==> flow/design.v <==
module FSM_RX  #(parameter Data_Width=8)(
input wire       RX_IN,
input wire       PAR_EN,
input wire [2:0] Bit_Counter,
input wire       Parity_ERR,
input wire       Stop_ERR,
input wire       Start_Glitch,
input wire       Done,
input wire       Sampling_done,
input wire       CLK,RST,
output reg       Data_Valid,
output reg       Data_Sample_EN,
output reg       DESER_EN,
output reg       Start_EN,
output reg       Stop_EN,
output reg       Parity_EN,
output reg       Edge_EN_CNT,
output reg       Bit_EN_CNT
);
localparam [2:0] IDEAL  = 'b000;
localparam [2:0] START  = 'b001;
localparam [2:0] DATA   = 'b010;
localparam [2:0] PARITY = 'b011;
localparam [2:0] STOP   = 'b100;
localparam [2:0] OUT    = 'b101;
reg [2:0] current_state , next_state ;
always @(posedge CLK or negedge RST)
begin
      if(!RST)
        begin
          current_state <= IDEAL;
        end
     else 
	begin
          current_state <= next_state;
	end
end
always @(*)
begin
             Start_EN ='b0;
             DESER_EN ='b0;
             Data_Sample_EN ='b0;
             Parity_EN ='b0;
             Edge_EN_CNT ='b0;
             Bit_EN_CNT ='b0;
             Data_Valid ='b0;
             Stop_EN ='b0;
  case(current_state)
		IDEAL: begin if (RX_IN)   
			 begin
			   next_state = IDEAL;
			 end
		        else
			 begin
			   next_state = START;
			 end
			end
		START: begin if(Done)
			begin
		      	  if (Start_Glitch)   
			    begin
			      next_state = IDEAL;
			    end
		          else
			    begin
			      next_state = DATA;
			    end
			  end
			else
			    begin
			      next_state = START;
			    end
                                     Start_EN ='b1;
                                     Data_Sample_EN ='b1;
                                     Edge_EN_CNT ='b1;
			end
		DATA: begin if ((Bit_Counter == (Data_Width-1)) && Done )   
			begin
			 if (PAR_EN)
			  begin
			    next_state = PARITY;
			  end
			 else
			  begin
			    next_state = STOP;
			  end
			end
		       else
			begin
			  next_state = DATA;
			end
                                     Bit_EN_CNT ='b1;
                                     Data_Sample_EN ='b1;
                                     Edge_EN_CNT ='b1;
                    if (Done) begin  DESER_EN ='b1; end
			end
		PARITY: begin if (PAR_EN && Done)   
			 begin
		      	  if (Parity_ERR)  
			    begin
			      next_state = IDEAL;
			    end
		          else
			    begin
			      next_state = STOP;
			    end
			  end
			 else
			    begin
			      next_state = PARITY;
			    end
                                     Parity_EN ='b1;
                                     Data_Sample_EN ='b1;
                                     Edge_EN_CNT ='b1;
			end
		STOP: begin if (Done)   
			begin
		      	  if (Stop_ERR)  
			    begin
			      next_state = IDEAL;
			    end
		          else
			    begin
			      next_state = OUT;
                                     Data_Valid = 'b1;
			    end
                         end
			else
			    begin
			      next_state = STOP;
			    end
                                     Stop_EN ='b1;
                                     Data_Sample_EN ='b1;
                                     Edge_EN_CNT ='b1;
		     end
		OUT: begin if (RX_IN)   
			 begin
			   next_state = IDEAL;
			 end
		        else
			 begin
			   next_state = START;
			 end
                                     Data_Valid = 'b1;
		      end
		default : begin
			   next_state = IDEAL;
			  end
     endcase
end
endmodule 
module UART_RX # (parameter Data_Width=8) (
input wire                   CLK, RST,
input wire                   PAR_TYP,
input wire                   PAR_EN,
input wire                   RX_IN,
input wire    [4:0]          Prescaler,
output wire                  Data_Valid,
output wire [Data_Width-1:0] P_Data
);
wire       done ;
wire       sample_done ;
wire       strt_glitch ;
wire       stop_err ;
wire       parity_err ;
wire [2:0] bit_cnt ;
wire [4:0] edge_cnt ;
wire       sample_data_en;
wire       deserial_en ;
wire       sample_bit ;
wire       strt_en ;
wire       stop_en ;
wire       parity_en ;
wire       edge_cnt_en ;
wire       bit_cnt_en ;
FSM_RX #(.Data_Width(Data_Width)) U0_FSM(
.CLK(CLK), 
.RST(RST), 
.Sampling_done(sample_done), 
.Done(done),
.Start_Glitch(strt_glitch),
.Stop_ERR(stop_err), 
.Parity_ERR(parity_err),
.Bit_Counter(bit_cnt), 
.PAR_EN(PAR_EN), 
.RX_IN(RX_IN),  
.Data_Valid(Data_Valid),
.Data_Sample_EN(sample_data_en), 
.DESER_EN(deserial_en),
.Start_EN(strt_en),
.Stop_EN(stop_en), 
.Parity_EN(parity_en),
.Edge_EN_CNT(edge_cnt_en),
.Bit_EN_CNT(bit_cnt_en)
);
data_sampling  U0_data_sampling (
.CLK(CLK),
.RST(RST),
.RX_IN(RX_IN), 
.prescaler(Prescaler),
.Data_Sample_EN(sample_data_en), 
.Edge_Counter(edge_cnt),
.Sampling_done(sample_done), 
.Sampled_bit(sample_bit)
);
deserializer  # (.Data_Width(Data_Width)) U0_deserializer (
.CLK(CLK),
.RST(RST),
.DESER_EN(deserial_en), 
.Sampled_bit(sample_bit),
.P_DATA_d(P_Data)
);
Edge_Bit_Counter  U0_Edge_Bit_Counter (
.CLK(CLK),
.RST(RST),
.prescaler(Prescaler), 
.Bit_EN_CNT(bit_cnt_en),
.Edge_EN_CNT(edge_cnt_en), 
.Bit_Counter(bit_cnt),
.Edge_Counter(edge_cnt), 
.Done(done)
);
start_check  U0_start (
.CLK(CLK),
.RST(RST),
.Sampled_bit(sample_bit), 
.Start_EN(strt_en),
.Start_Glitch(strt_glitch)
);
stop_check  U0_stop (
.CLK(CLK),
.RST(RST),
.Sampled_bit(sample_bit), 
.Stop_EN(stop_en),
.Stop_ERR(stop_err)
);
parity_check  # (.Data_Width(Data_Width)) U0_parity (
.CLK(CLK),
.RST(RST),
.Sampled_bit(sample_bit), 
.Parity_EN(parity_en),
.Parity_TYP(PAR_TYP),
.P_DATA_par(P_Data), 
.Parity_ERR(parity_err)
);
endmodule
module data_sampling (
input wire       RX_IN,
input wire [4:0] prescaler,
input wire       Data_Sample_EN,
input wire [4:0] Edge_Counter,
input wire       CLK,RST,
output reg       Sampling_done,
output reg       Sampled_bit
);
reg  [2:0] samples;
wire [3:0] mid_prescaler;
assign mid_prescaler = prescaler>>1;  
always @(posedge CLK or negedge RST)
begin
     if(!RST)
        begin
             samples <= 'b0;
             Sampling_done  <= 'b0;
        end
     else if (Data_Sample_EN)
        begin
           if (Edge_Counter==(mid_prescaler - 1'b1))
                begin
                   samples[0]<=RX_IN ;
                end
           else if (Edge_Counter==(mid_prescaler))
                begin
                   samples[1]<=RX_IN ;
                end
           else if (Edge_Counter==(mid_prescaler + 1'b1))
                begin
                   samples[2]<=RX_IN ;
             Sampling_done  <= 'b1;
                end
	end
     else
	begin
             samples <= 'b0;
             Sampling_done  <= 'b0;
        end
end
always @ (*)
begin
  if((mid_prescaler == 'b00010) && (Edge_Counter == 'b00010))
     begin
         Sampled_bit = RX_IN ;
     end
  else
    begin
     case (samples)
           'b000 ,'b001,
           'b010 ,'b100 : Sampled_bit = 'b0;
           'b111 ,'b011,
           'b110 ,'b101 : Sampled_bit = 'b1;
     endcase  
    end   
 end 
endmodule 
module deserializer #(parameter Data_Width=8) (
input wire                  Sampled_bit,
input wire                  DESER_EN, 
input wire                  CLK,RST,
output wire [Data_Width-1:0] P_DATA_d
);
reg [Data_Width-1:0] SER_DATA;
always @(posedge CLK or negedge RST)
begin
      if(!RST)
        begin
             SER_DATA <=8'b0;
        end
      else if (DESER_EN)
        begin
            SER_DATA <= {Sampled_bit,SER_DATA[Data_Width-1:1]};
        end
end
assign P_DATA_d = SER_DATA;
endmodule 
module Edge_Bit_Counter  (
input wire       Edge_EN_CNT,
input wire       Bit_EN_CNT,
input wire [4:0] prescaler,
input wire       CLK,RST,
output reg [2:0] Bit_Counter,
output reg [4:0] Edge_Counter,
output wire      Done
);
always @(posedge CLK or negedge RST)
begin
     if(!RST)
        begin
             Edge_Counter <='b0;
        end
     else if (Edge_EN_CNT)
        begin
            if (Done)
               begin
                 Edge_Counter<='b0;
               end
            else
               begin
                 Edge_Counter<=Edge_Counter +1'b1;
               end
        end
end
always @(posedge CLK or negedge RST)
begin
     if(!RST)
        begin
             Bit_Counter <='b0;
        end
     else if (Bit_EN_CNT && Done && Edge_EN_CNT)
        begin
                 Bit_Counter<=Bit_Counter +1'b1;
        end
     else if (~Bit_EN_CNT)
        begin
                 Bit_Counter<=1'b0;
        end
end
assign Done = (Edge_Counter==(prescaler - 1));
endmodule 
module parity_check #(parameter Data_Width=8)(
input wire      	     Sampled_bit,
input wire                   Parity_EN,
input wire                   Parity_TYP,
input wire  [Data_Width-1:0] P_DATA_par,
input wire                   CLK,RST,
output reg      	     Parity_ERR
);
localparam  EVEN =1'b0;
localparam  ODD  =1'b1;
always @(posedge CLK or negedge RST)
begin
      if(!RST)
        begin
             Parity_ERR <='b0;
        end
      else if (Parity_EN)
        begin
           case(Parity_TYP)
	     EVEN : begin                 
                     if(Sampled_bit ==~^P_DATA_par)
                      begin
                       Parity_ERR <='b0;
                      end
                     else
                      begin
                       Parity_ERR <='b1;
                      end
                    end
	      ODD : begin
                     if(Sampled_bit ==^P_DATA_par)
                      begin
                       Parity_ERR <='b0;
                      end
                     else
                      begin
                       Parity_ERR <='b1;
                      end	
                    end
	  endcase       	
       end
       end
endmodule 
module start_check (
input wire  Sampled_bit,
input wire  Start_EN,
input wire  CLK,RST,
output reg  Start_Glitch
);
always @(posedge CLK or negedge RST)
begin
      if(!RST)
        begin
             Start_Glitch <='b0;
        end
      else if (Start_EN)
        begin
          if(Sampled_bit)
            begin
             Start_Glitch <='b1;
            end
          else
            begin
             Start_Glitch <='b0;
            end
       end
end
endmodule 
module stop_check (
input wire  Sampled_bit,
input wire  Stop_EN,
input wire  CLK,RST,
output reg  Stop_ERR
);
always @(posedge CLK or negedge RST)
begin
      if(!RST)
        begin
             Stop_ERR <='b0;
        end
      else if (Stop_EN)
        begin
          if(Sampled_bit)
            begin
             Stop_ERR <='b0;
            end
          else
            begin
             Stop_ERR <='b1;
            end
       end
end
endmodule 
## Reports on UART_RX

What the tools print for UART_RX, step after step.
Line numbers count from 1 in the design file above.
Cell names lack the library's common part.
A cell with - has no value.

- Top: UART_RX
- Clock: CLK
- Library: sky130hd
- Timing corner: tt_025C_1v80

## Elaborated design

Counts by Yosys on the flattened word-level netlist (proc, flatten, opt, wreduce; memories kept). Register bits leave out memories and registers merged into their read ports (data or address). Print and check cells are left out. Cells with the same type and inputs are merged into one.
Memory sizes are those after Yosys's memory passes, which may raise the word count (mostly to a power of two), join words into wider ones and drop unused or constant bits.

- Memory cells: 1
- Bits of input ports: 10
- Output and inout bits: 9
- ROM bits: 8
- Cells after elaboration: 87
- Flip-flop bits (word level): 25

Memory list:

| name | words | width | rd ports | wr ports | RTL line | RTL |
|---|---|---|---|---|---|---|
| (name not given) | 8 | 1 | 1 | 0 | 296 | `case (samples)` |

- Bitwise operators: 1
- Reductions and logical operators: 12
- Eq/ne operators: 20
- Add/sub/neg operators: 5
- Muxes and demuxes: 38

Operator list:

| cell | count |
|---|---|
| 5-bit by 32-bit equality test with 1-bit output | 1 |
| 3-bit 2-to-1 mux | 9 |
| 1-bit 2-to-1 mux | 24 |
| 3-bit parallel mux with 5-bit select | 1 |
| 5-bit equality test | 2 |
| 3-bit equality test with constant B | 3 |
| 2-bit by 1-bit != test with 1-bit output with constant B | 4 |
| 8-bit XNOR reduction | 1 |
| 8-bit XOR reduction | 1 |
| 3-bit by 2-bit equality test with 1-bit output with constant B | 2 |
| 5-bit by 1-bit subtractor with 6-bit output with constant B | 1 |
| 1-bit logical AND | 5 |
| 4-bit by 1-bit adder with 5-bit output with constant B | 1 |
| 4-bit by 1-bit subtractor with 5-bit output with constant B | 1 |
| 5-bit by 1-bit adder with 5-bit output with constant B | 1 |
| 5-bit by 2-bit equality test with 1-bit output with constant B | 1 |
| 5-bit by 4-bit equality test with 1-bit output | 1 |
| 5-bit 2-to-1 mux | 1 |
| 2-bit != test with constant B | 2 |
| 4-bit by 2-bit equality test with 1-bit output with constant B | 1 |
| 4-bit OR reduction | 1 |
| 1-bit parallel mux with 2-bit select | 2 |
| 3-bit by 1-bit adder with 3-bit output with constant B | 1 |
| 3-bit by 1-bit equality test with 1-bit output with constant B | 1 |
| 3-bit logical NOT | 1 |
| 3-bit AND reduction | 1 |
| 1-bit equality test | 2 |
| 2-bit AND reduction | 1 |

Other operator kinds: 3; their cells: 3.

## Longest topological paths

Depth = most cells in a row (Yosys ltp): at word level without a register or memory, in the mapped netlist without a sequential cell, where the memories' decode and read muxes count.

- Depth in word-level cells: 6
- ABC_AREA: 0
- Depth in mapped cells: 8
- Mapped depth without buffers: 7

## Netlist

Yosys stat after the flow's synthesis: flattened, memories mapped to cells. It holds for the ABC_AREA given above (unset counts as 0); a run with the other value may have another netlist.

- Mapped area: 1868.0 µm²
- Cell count: 190
- Flip-flops: 28
- Sequential part of the area: 701.9 µm²

Cell types:

| cell type | count | area in all (µm²) |
|---|---|---|
| dfrtp_1 | 27 | 675.648 |
| xnor2_1 | 14 | 122.618 |
| ha_1 | 9 | 112.608 |
| mux2i_1 | 6 | 60.058 |
| mux2_2 | 5 | 56.304 |
| nand2_1 | 15 | 56.304 |
| o21ai_0 | 11 | 55.053 |
| xor2_1 | 6 | 52.55 |
| o211ai_1 | 6 | 45.043 |
| a21oi_1 | 7 | 35.034 |
| nand3_1 | 7 | 35.034 |
| inv_1 | 9 | 33.782 |
| mux2_1 | 3 | 33.782 |
| buf_2 | 6 | 30.029 |
| nor2_1 | 8 | 30.029 |
| nor3b_1 | 4 | 30.029 |
| o31ai_1 | 4 | 30.029 |
| dfstp_2 | 1 | 26.275 |

Other cell types: 27; their cells: 42.
By module: a second synthesis without flattening, with its own total; a netlist apart from the flattened one above.

- Cell total of the unflattened synthesis: 167
- Area (unflattened synthesis): 1821.7 µm²

Rows give one instance, submodules left out.

Modules:

| module | instances | cells | seq. area (µm²) | area (µm²) |
|---|---|---|---|---|
| Edge_Bit_Counter | 1 | 55 | 200.2 | 548.0 |
| data_sampling | 1 | 51 | 100.1 | 439.2 |
| deserializer (Data_Width=8) | 1 | 17 | 200.2 | 331.6 |
| FSM_RX (Data_Width=8) | 1 | 29 | 151.4 | 292.8 |
| parity_check (Data_Width=8) | 1 | 10 | 25.0 | 131.4 |
| start_check | 1 | 2 | 25.0 | 40.0 |
| stop_check | 1 | 3 | 25.0 | 38.8 |
| UART_RX | 1 | 0 | 0.0 | 0.0 |

## Timing after synthesis

Source: OpenSTA report_checks on the synthesized netlist (no wires, ideal clock, input and output delay 20% of the period each), path of least setup slack; recovery checks are left aside. Register names are those of the netlist, which keeps one name where synthesis merged equal registers.

- Kind: input-to-output
- Start point: input Prescaler[1]
- End point: output Data_Valid
- Launch time at the first pin: 0.722 ns
- Stages on the path: 7
- Required time: 2.888 ns
- Arrival: 2.110 ns
- Output delay: 0.722 ns
- Period: 3.61 ns
- Buffers on the path: 0
- Slack: 0.778 ns
- Delay of the path: 1.388 ns
- Period reached after synthesis: 2.832 ns

"delay of the path" = arrival - input delay + setup time.
A path that ends at an output port has no setup time.
"stages on the path" counts driving pins, that of a launching flip-flop among them; a cell with two outputs on the path counts twice.
"period reached after synthesis" = period - worst setup slack (recovery checks aside). The figure is calculated, with input and output delays left at 20% of the set period.
Between the ends stands the longest chain of elaborated cells between them, by number of cells; it is not shown to be the way that was timed. Of several equally long chains one is given.
A line is the first line of the expression or statement that the cell stems from. Yosys adds cells for indexed reads and writes and turns some case tables into memories.

- Path through: inv_1 -> ha_1 -> a21boi_4 -> mux2i_1 -> mux2_4 -> nor2_4 -> a31o_2
- Length of the longest elaborated chain: 4

Ends and longest elaborated chain, after synthesis:

| what | RTL line | RTL |
|---|---|---|
| start, declared | 157 | `input wire    [4:0]          Prescaler,` |
| 5-bit by 1-bit subtractor with 6-bit output | 367 | `assign Done = (Edge_Counter==(prescaler - 1));` |
| 5-bit by 32-bit equality test with 1-bit output | 367 |  |
| 1-bit 2-to-1 mux | 116 | `STOP: begin if (Done)` |
| 1-bit parallel mux with 2-bit select | 48 | `case(current_state)` |
| end, declared | 158 | `output wire                  Data_Valid,` |

## Worst path after layout

Path of least setup slack in the final report of stored run 1 (OpenROAD, finished layout, wires in). Where an end is a register, its clock arrival counts in the times.

- Kind: input-to-output
- Start point: input Prescaler[0]
- End point: output Data_Valid
- Output delay: 0.62 ns
- Period: 3.08 ns
- Slack: 0.29 ns
- Required time: 2.46 ns
- Arrival: 2.17 ns
- Launch time at the first pin: 0.62 ns
- Stages on the path: 9
- Buffers on the path: 2

Between the ends stands the longest chain of elaborated cells between them, by number of cells; it is not shown to be the way that was timed. Of several equally long chains one is given.

- Path through: clkdlybuf4s15_2 -> inv_1 -> ha_2 -> nor3b_4 -> xnor2_2 -> nand3_2 -> nor2_4 -> a31o_4 -> buf_6
- Length of the longest elaborated chain: 4

Ends and longest elaborated chain, post-layout:

| what | RTL line | RTL |
|---|---|---|
| start, declared | 157 | `input wire    [4:0]          Prescaler,` |
| 5-bit by 1-bit subtractor with 6-bit output | 367 | `assign Done = (Edge_Counter==(prescaler - 1));` |
| 5-bit by 32-bit equality test with 1-bit output | 367 |  |
| 1-bit 2-to-1 mux | 116 | `STOP: begin if (Done)` |
| 1-bit parallel mux with 2-bit select | 48 | `case(current_state)` |
| end, declared | 158 | `output wire                  Data_Valid,` |

Wiki page: UART_RX / flow data

Measured data: module UART_RX, platform sky130hd, 2 stored runs of the flow under differing settings, order arbitrary. Input and output delays are each 20% of the period that was set; the output load is 0.01 pF.
By "reached clock period" is meant the clock period of the run minus its worst setup slack. This is arithmetic on one report: input and output delays are still those of the set period (20% each).
"time used up by the worst setup path" is the time allowed to the run's worst setup path (the clock period less input and output delay, where it has them) less its slack. Clock arrival times count: a late capture clock shortens it, a late launch clock lengthens it.
"total power after layout" is the tool's figure for a default switching activity; nothing was simulated.

### Stored run 1

==> flow/run.sh <==
#!/bin/bash
# the make line also repeats the synthesis and layout settings of config.mk as NAME=value (left out here)
make -C /OpenROAD-flow-scripts/flow DESIGN_CONFIG=/design/flow/config.mk WORK_HOME=/design/flow/orfs CLKGATE_MAP_FILE= finish
==> flow/config.mk <==
export PLATFORM = sky130hd
export DESIGN_NAME = UART_RX
export DESIGN_NICKNAME = UART_RX
export VERILOG_FILES = /design/flow/design.v
export SDC_FILE = /design/flow/constraint.sdc
export NUM_CORES = 4
export LEC_CHECK = 0
export CAP_MARGIN = 20
export CORE_ASPECT_RATIO = 1.12
export CORE_MARGIN = 2
export CORE_UTILIZATION = 64
export CTS_CLUSTER_DIAMETER = 282
export CTS_CLUSTER_SIZE = 84
export GPL_ROUTABILITY_DRIVEN = 0
export GPL_TIMING_DRIVEN = 0
export MIN_ROUTING_LAYER = met2
export PLACE_DENSITY_LB_ADDON = 0.2
export SETUP_SLACK_MARGIN = 0.89
export SLEW_MARGIN = 20
export TNS_END_PERCENT = 45
==> flow/constraint.sdc <==
create_clock -name core_clock -period 3.08 [get_ports {CLK}]
set_input_delay 0.6160 -clock core_clock [delete_from_list [all_inputs] [get_ports {CLK}]]
set_output_delay 0.6160 -clock core_clock [all_outputs]
set_load 0.01 [all_outputs]

Results of stored run 1:
- Time used up by the worst setup path: 1.56 ns
- Critical path type: input-to-output
- Reached clock period: 2.788 ns
- Standard-cell area of the final layout: 2341.0 µm²
- Total power after layout: 1.623 mW
- Synthesis area: 1868.0 µm²
- Setup slack of the worst path: 0.292 ns
- Die outline area: 3367.7 µm²

### Stored run 2

==> flow/run.sh <==
#!/bin/bash
# the make line also repeats the synthesis and layout settings of config.mk as NAME=value (left out here)
make -C /OpenROAD-flow-scripts/flow DESIGN_CONFIG=/design/flow/config.mk WORK_HOME=/design/flow/orfs CLKGATE_MAP_FILE= finish
==> flow/config.mk <==
export PLATFORM = sky130hd
export DESIGN_NAME = UART_RX
export DESIGN_NICKNAME = UART_RX
export VERILOG_FILES = /design/flow/design.v
export SDC_FILE = /design/flow/constraint.sdc
export NUM_CORES = 4
export LEC_CHECK = 0
export CAP_MARGIN = 20
export CELL_PAD_IN_SITES_GLOBAL_PLACEMENT = 1
export CORE_MARGIN = 2
export CORE_UTILIZATION = 45
export CTS_CLUSTER_SIZE = 39
export PLACE_DENSITY_LB_ADDON = 0.25
export SETUP_SLACK_MARGIN = 0.35
export SLEW_MARGIN = 5
export TNS_END_PERCENT = 100
==> flow/constraint.sdc <==
create_clock -name core_clock -period 2.72 [get_ports {CLK}]
set_input_delay 0.5440 -clock core_clock [delete_from_list [all_inputs] [get_ports {CLK}]]
set_output_delay 0.5440 -clock core_clock [all_outputs]
set_load 0.01 [all_outputs]

Results of stored run 2:
- Setup slack of the worst path: 0.139 ns
- Synthesis area: 1868.0 µm²
- Standard-cell area of the final layout: 2427.3 µm²
- Reached clock period: 2.581 ns
- Time used up by the worst setup path: 1.49 ns
- Critical path type: input-to-output
- Total power after layout: 1.850 mW
- Die outline area: 4682.7 µm²
